==> flow/design.v <==
module iic_mst_ctrl (
    input [6:0]      app_addr_slv,
    input [7:0]      app_addr_reg,
    input            app_rwn,
    input [4:0]      app_rw_len,
    input            app_start_pulse,
    output reg       mst_trans_done,
    input [7:0]      app_wdata,
    output           mst_wdy,
    output reg [7:0] mst_rdata,
    output reg       mst_rdy,
    output reg       mst_trans_err,
    output reg       IIC_start,
    output reg       IIC_continue_flag,
    input            IIC_ack_check,
    input            IIC_ack_check_valid,
    input            IIC_byte_done,
    input            IIC_trans_done,
    input            IIC_trans_err,
    input [7:0]      IIC_rdata,
    output reg [7:0] IIC_wdata,
    input clk,
    input rstn
);
localparam IDLE      = 3'd0;
localparam ADDR_SLV  = 3'd1;
localparam SLV_CHECK = 3'd2;
localparam ADDR_REG  = 3'd3;
localparam REG_CHECK = 3'd4;
localparam DATA      = 3'd5;
localparam DATA_CHECK= 3'd6;
localparam DONE      = 3'd7;
reg rw_flag;
reg[2:0] state;
reg [2:0] next_state;
reg [4:0] rw_cnt;
reg re_start_flag;
reg rw_done;
reg reg_addr_done;
reg wdy_flag;
reg wdy_flag_dy1;
wire rw_last;
assign rw_last = rw_cnt==5'd0;
assign mst_wdy = wdy_flag&~wdy_flag_dy1;
always @(posedge clk or negedge rstn) begin
    if(~rstn) begin
        state <= IDLE;
    end
    else begin
        state <= next_state;
    end
end
always @(*) begin
    case(state)
    IDLE      :     next_state = app_start_pulse ? ADDR_SLV : IDLE;
    ADDR_SLV  :     next_state = IIC_byte_done ? SLV_CHECK  : ADDR_SLV  ;
    SLV_CHECK : begin
        if(IIC_ack_check_valid) begin
            next_state = IIC_ack_check ? ((~re_start_flag&rw_flag) ?  DATA : ADDR_REG ) 
                                       : DONE; 
        end
        else begin
            next_state = SLV_CHECK;
        end
    end
    ADDR_REG  :     next_state = IIC_byte_done ? REG_CHECK : ADDR_REG; 
    REG_CHECK : begin
        if(IIC_ack_check_valid) begin
            next_state = IIC_ack_check ? (rw_flag ?   ADDR_SLV : DATA)
                                       : DONE;
        end     
        else begin
            next_state = REG_CHECK;
        end
    end 
    DATA      :   next_state = IIC_byte_done ? DATA_CHECK : DATA;
    DATA_CHECK: begin
        if(rw_flag) begin
            next_state = rw_done ? DONE : DATA;
        end
        else begin
            if(IIC_ack_check_valid) begin
                next_state = IIC_ack_check&(~rw_done) ? DATA :DONE;
            end
            else begin
                next_state = DATA_CHECK;
            end
        end
    end
    DONE  :   next_state = IIC_trans_done ? IDLE : DONE;
    default : next_state = IDLE;
    endcase
end
always @(posedge clk ) begin
    case(state)
    IDLE: wdy_flag_dy1 <=1'b0;
    default : wdy_flag_dy1 <= wdy_flag;
    endcase
end
always @(posedge clk ) begin
    case(state)
    IDLE    : mst_trans_err  <= 1'b0;
    default : mst_trans_err  <= IIC_trans_done ? IIC_trans_err : mst_trans_err ;
    endcase
end
always @(posedge clk ) begin
    case(state)
    IDLE    : mst_trans_done  <= 1'b0;
    default : mst_trans_done  <= IIC_trans_done;
    endcase
end
always @(posedge clk) begin
    case(state)
    IDLE: begin
        rw_flag             <= 1'b0;
        IIC_start           <= 1'b0;
        re_start_flag       <= 1'b0;
        reg_addr_done       <= 1'b0;        
    end
    ADDR_SLV: begin
        rw_flag             <= app_rwn;
        IIC_start           <= reg_addr_done ? IIC_start : 1'b1;
        re_start_flag       <= reg_addr_done ? 1'b0 : app_rwn ;                   
        reg_addr_done       <= 1'b0;
    end
    SLV_CHECK: IIC_start    <= 1'b0;
    REG_CHECK: begin
        reg_addr_done       <= 1'b1 ;
        IIC_start           <= re_start_flag ;
    end
    DONE: begin
        rw_flag             <= 1'b0;
        IIC_start           <= 1'b0;
        re_start_flag       <= 1'b0;
        reg_addr_done       <= 1'b0;
    end
    endcase
end
always @(posedge clk) begin
    case(state)
    IDLE: begin
        IIC_continue_flag   <= 1'b0;
        rw_cnt          <= 5'd0;
        rw_done         <= 1'b0;
    end
    ADDR_SLV: begin
        rw_cnt          <= app_rw_len;
        IIC_continue_flag   <= 1'b1;
    end
    DATA: begin
        if(IIC_byte_done) begin
            rw_cnt        <= rw_last ? rw_cnt : rw_cnt - 1'b1;
            IIC_continue_flag <= rw_last ? 1'b0 : 1'b1;
            rw_done       <= rw_last ; 
        end
    end
    DONE : begin
        IIC_continue_flag   <= 1'b0;
        rw_cnt          <= 5'd0;
        rw_done         <= 1'b0;
    end
    endcase
end
always @(posedge clk) begin
    case(state)
    IDLE: begin
        IIC_wdata <= 8'd0;
        mst_rdata <= 8'd0;
        mst_rdy   <= 1'b0;
        wdy_flag  <= 1'b0;
    end
    ADDR_SLV: begin
        IIC_wdata <= reg_addr_done ?  {app_addr_slv,1'b1} : {app_addr_slv,1'b0};
    end
    SLV_CHECK: ;
    ADDR_REG: begin
        IIC_wdata <= {app_addr_reg,1'b0};
    end
    REG_CHECK: begin
        wdy_flag <= IIC_ack_check ? ~rw_flag : 1'b0; 
    end
    DATA: begin
        if(rw_flag) begin
            mst_rdata <= IIC_byte_done ? IIC_rdata : mst_rdata;
            mst_rdy   <= IIC_byte_done;
        end
        else begin
            IIC_wdata <=  wdy_flag ? app_wdata : IIC_wdata;
            wdy_flag  <= 1'b0;
        end
    end
    DATA_CHECK: begin
        wdy_flag <= IIC_ack_check ? ~rw_flag : 1'b0;
    end
    DONE: begin
        wdy_flag <= 1'b0;
        mst_rdy  <= 1'b0;
    end
    endcase
end
endmodule
From RTL to reports: iic_mst_ctrl. What the tools print for iic_mst_ctrl, step after step. Line numbers count from 1 in the design file above. Library cell names are shortened. The mark n/a stands for no value.

Design top: iic_mst_ctrl. Clock: clk. Library: sky130hd. Library corner: tt_025C_1v80.

After elaboration. Counts by Yosys on the flattened word-level netlist (proc, flatten, opt, wreduce; memories kept). Register bits leave out memories and registers merged into their read ports (data or address). Print and check cells are left out.

Under output and inout port bits stands 22. Under bits in registers stands 35. The entry for cells after elaboration reads 100.

For add/subtract/negate cells the number is 1. The entry for eq/ne operators reads 13. Under multiplexer cells stands 42. The figure for bitwise operators is 7. For reduce/logical cells the number is 22.

Operators by type and width (count): case mux 8 bit (select 4 bit) (1); 2-to-1 mux 8 bit (4); case mux 3 bit (select 8 bit) (1); 2-to-1 mux 3 bit (8); case mux 8 bit (select 2 bit) (1); case mux 5 bit (select 3 bit) (1); inequality test 2 bit with constant B (6); equality test 3 bit with constant B (4); 2-to-1 mux 2 bit (6); AND reduction 2 bit (5); 2-to-1 mux 1 bit (10); 2-to-1 mux 5 bit (2); case mux 1 bit (select 2 bit) (5); AND reduction 3 bit (3); case mux 1 bit (select 3 bit) (3); nonzero test 2 bit (4); nonzero test 4 bit (2); equality test 3 x 2 -> 1 bit with constant B (2); nonzero test 3 bit (2); OR reduction 3 bit (2); subtractor 5 x 1 -> 5 bit with constant B (1); logical NOT 5 bit (1); inverter 1 bit (4); OR reduction 2 bit (2); bitwise AND 1 bit (3); equality test 3 x 1 -> 1 bit with constant B (1); logical NOT 3 bit (1).

Logic depth. Depth = most cells in a row (Yosys ltp): at word level without a register or memory, in the mapped netlist without a sequential cell, where the memories' decode and read muxes count.

The figure for depth in word-level cells is 6. ABC_AREA: 0. For depth in mapped cells the number is 5. The entry for depth with buffers taken out reads 5.

Synthesis result. Source: synth_stat.txt of the flow (Yosys; design flattened, memories mapped). It holds for the ABC_AREA given above (unset counts as 0); a run with the other value may have another netlist.

Cell count: 152. The entry for area of sequential cells reads 1132.3 µm². For synthesis area the number is 1799.2 µm². For flip-flops the number is 40.

Cell types (count): edfxtp_1 (29); dfrtp_1 (7); a222oi_1 (7); dfxtp_1 (3); inv_1 (16); and2_1 (9); o21ai_0 (9); nand2_1 (11); mux2i_1 (4); nor2_1 (9); a22o_1 (3); dfstp_2 (1); a21oi_1 (5); nor2b_1 (4); nand3_1 (4); o221ai_1 (2); a22oi_1 (2); buf_2 (3).

Other cell types: 19; their cells: 24.

Path before layout. Source: OpenSTA report_checks on the synthesized netlist (no wires, ideal clock, input and output delay 20% of the period each), path of least setup slack; recovery checks are left aside. Register names are those of the netlist, which keeps one name where synthesis merged equal registers.

Path kind: reg-to-reg. From: register state. To: register IIC_wdata[0]. For library setup time the number is 384 ps. The entry for data required time reads 2666 ps. The entry for clock period reads 3050 ps. The figure for launch time at the first pin is 0 ps. The figure for stages is 4. Path delay: 1728 ps. The entry for arrival time reads 1344 ps. Under path buffers stands 1. Under setup slack stands 1322 ps. The entry for synthesis period reached reads 1728 ps.

"path delay" is the arrival time less input delay plus setup time. "stages" counts driving pins, that of a launching flip-flop among them; a cell with two outputs on the path counts twice. "synthesis period reached" = period - worst setup slack (recovery checks aside). The figure is calculated, with input and output delays left at 20% of the set period. An end named without its bit number is one bit of that signal or, where synthesis recoded a state register, one of its new flip-flops. A register here has more assigning lines than the two given.

Cell sequence: dfstp_2 > buf_2 > nor3_1 > o21ai_0.

Ends and longest elaborated chain, after synthesis: start: declaration (RTL line 34) `reg[2:0] state;`; start: assignment (RTL line 47) `state <= IDLE;`; start: assignment (RTL line 50) `state <= next_state;`; end: assignment (RTL line 173) `IIC_wdata <= reg_addr_done ?  {app_addr_slv,1'b1} : {app_addr_slv,1'b0};`; end: assignment (RTL line 177) `IIC_wdata <= {app_addr_reg,1'b0};`; end: declaration (RTL line 21) `output reg [7:0] IIC_wdata,`.

No chain of elaborated cells between the ends is given.

Timing after layout. From the final timing report of record 1: the path of least setup slack in the routed layout; clock arrival at registers is part of the times. The path's times are printed in steps of 10 ps; the period is the one set.

Path kind: reg-to-output. From: register wdy_flag. To: output mst_wdy. The entry for arrival time reads 1450 ps. Under output delay stands 720 ps. The figure for launch time at the first pin is 360 ps. Under path buffers stands 1. Under setup slack stands 1410 ps. The entry for clock period reads 3580 ps. The figure for stages is 3. The entry for data required time reads 2860 ps.

Between the ends stands the longest chain of elaborated cells between them, by number of cells; it is not shown to be the way that was timed. Of several equally long chains one is given. Each line given opens the expression or statement behind the cell; cells for indexed reads and writes are added by Yosys, which also makes memories of some case tables. A register here has more assigning lines than the two given.

Cell sequence: edfxtp_1 > nor2b_1 > clkdlybuf4s50_1. For length of the longest elaborated chain the number is 1.

Ends and longest elaborated chain, after layout: start: declaration (RTL line 40) `reg wdy_flag;`; start: assignment (RTL line 180) `wdy_flag <= IIC_ack_check ? ~rw_flag : 1'b0;`; start: assignment (RTL line 193) `wdy_flag <= IIC_ack_check ? ~rw_flag : 1'b0;`; bitwise AND 1 bit (RTL line 44) `assign mst_wdy = wdy_flag&~wdy_flag_dy1;`; end: declaration (RTL line 9) `output           mst_wdy,`.

Wiki page: iic_mst_ctrl / flow data

Below are 2 stored runs of the flow (Yosys, OpenROAD; platform sky130hd) on iic_mst_ctrl, each with its settings and what was measured, unordered. Constraints: input delay and output delay 20% of the set period each, output load 0.01 pF. By "achieved clock period" is meant the clock period of the run minus its worst setup slack. This is arithmetic on one report: input and output delays are still those of the set period (20% each). "time of the worst setup path" is the time allowed to the run's worst setup path (the clock period less input and output delay, where it has them) less its slack. Clock arrival times count: a late capture clock shortens it, a late launch clock lengthens it. "power consumption": no workload was simulated; the value follows from the tool's default switching activity. "time of the worst setup path" is known to 10 ps.

Record 1 has these settings: period_ns 3.58; CORE_UTILIZATION 55; PLACE_DENSITY_LB_ADDON 0.07; CORE_ASPECT_RATIO 0.97; CORE_MARGIN 9; CELL_PAD_IN_SITES_DETAIL_PLACEMENT 0; TNS_END_PERCENT 80; GPL_TIMING_DRIVEN 0; CTS_CLUSTER_DIAMETER 329; CAP_MARGIN 10; SLEW_MARGIN 20. For the die size the run shows 5,654.6 µm². The time of the worst setup path is 1,450 ps. Class of the worst setup path: reg-to-output. The area of the synthesized netlist stands at 1,799.2 µm². The smallest hold slack is 531 ps. The utilization in the final report is 0.825. The standard-cell area after routing comes to 2,580.0 µm². The sum of negative setup slack stands at 0 ps. The achieved clock period stands at 2,168 ps. The measured power consumption is 2.239 mW. The setup slack of the critical path reads 1,412 ps.

Record 2 has these settings: period_ns 2.88; CAP_MARGIN 20; CORE_MARGIN 2; CORE_UTILIZATION 40; SLEW_MARGIN 20. For the die size the run shows 5,050.2 µm². The time of the worst setup path is 1,940 ps. Class of the worst setup path: reg-to-reg. The area of the synthesized netlist stands at 1,799.2 µm². The smallest hold slack is 511 ps. The utilization in the final report is 0.593. The standard-cell area after routing comes to 2,582.5 µm². The sum of negative setup slack stands at 0 ps. The achieved clock period stands at 1,945 ps. The measured power consumption is 2.768 mW. The setup slack of the critical path reads 935 ps.
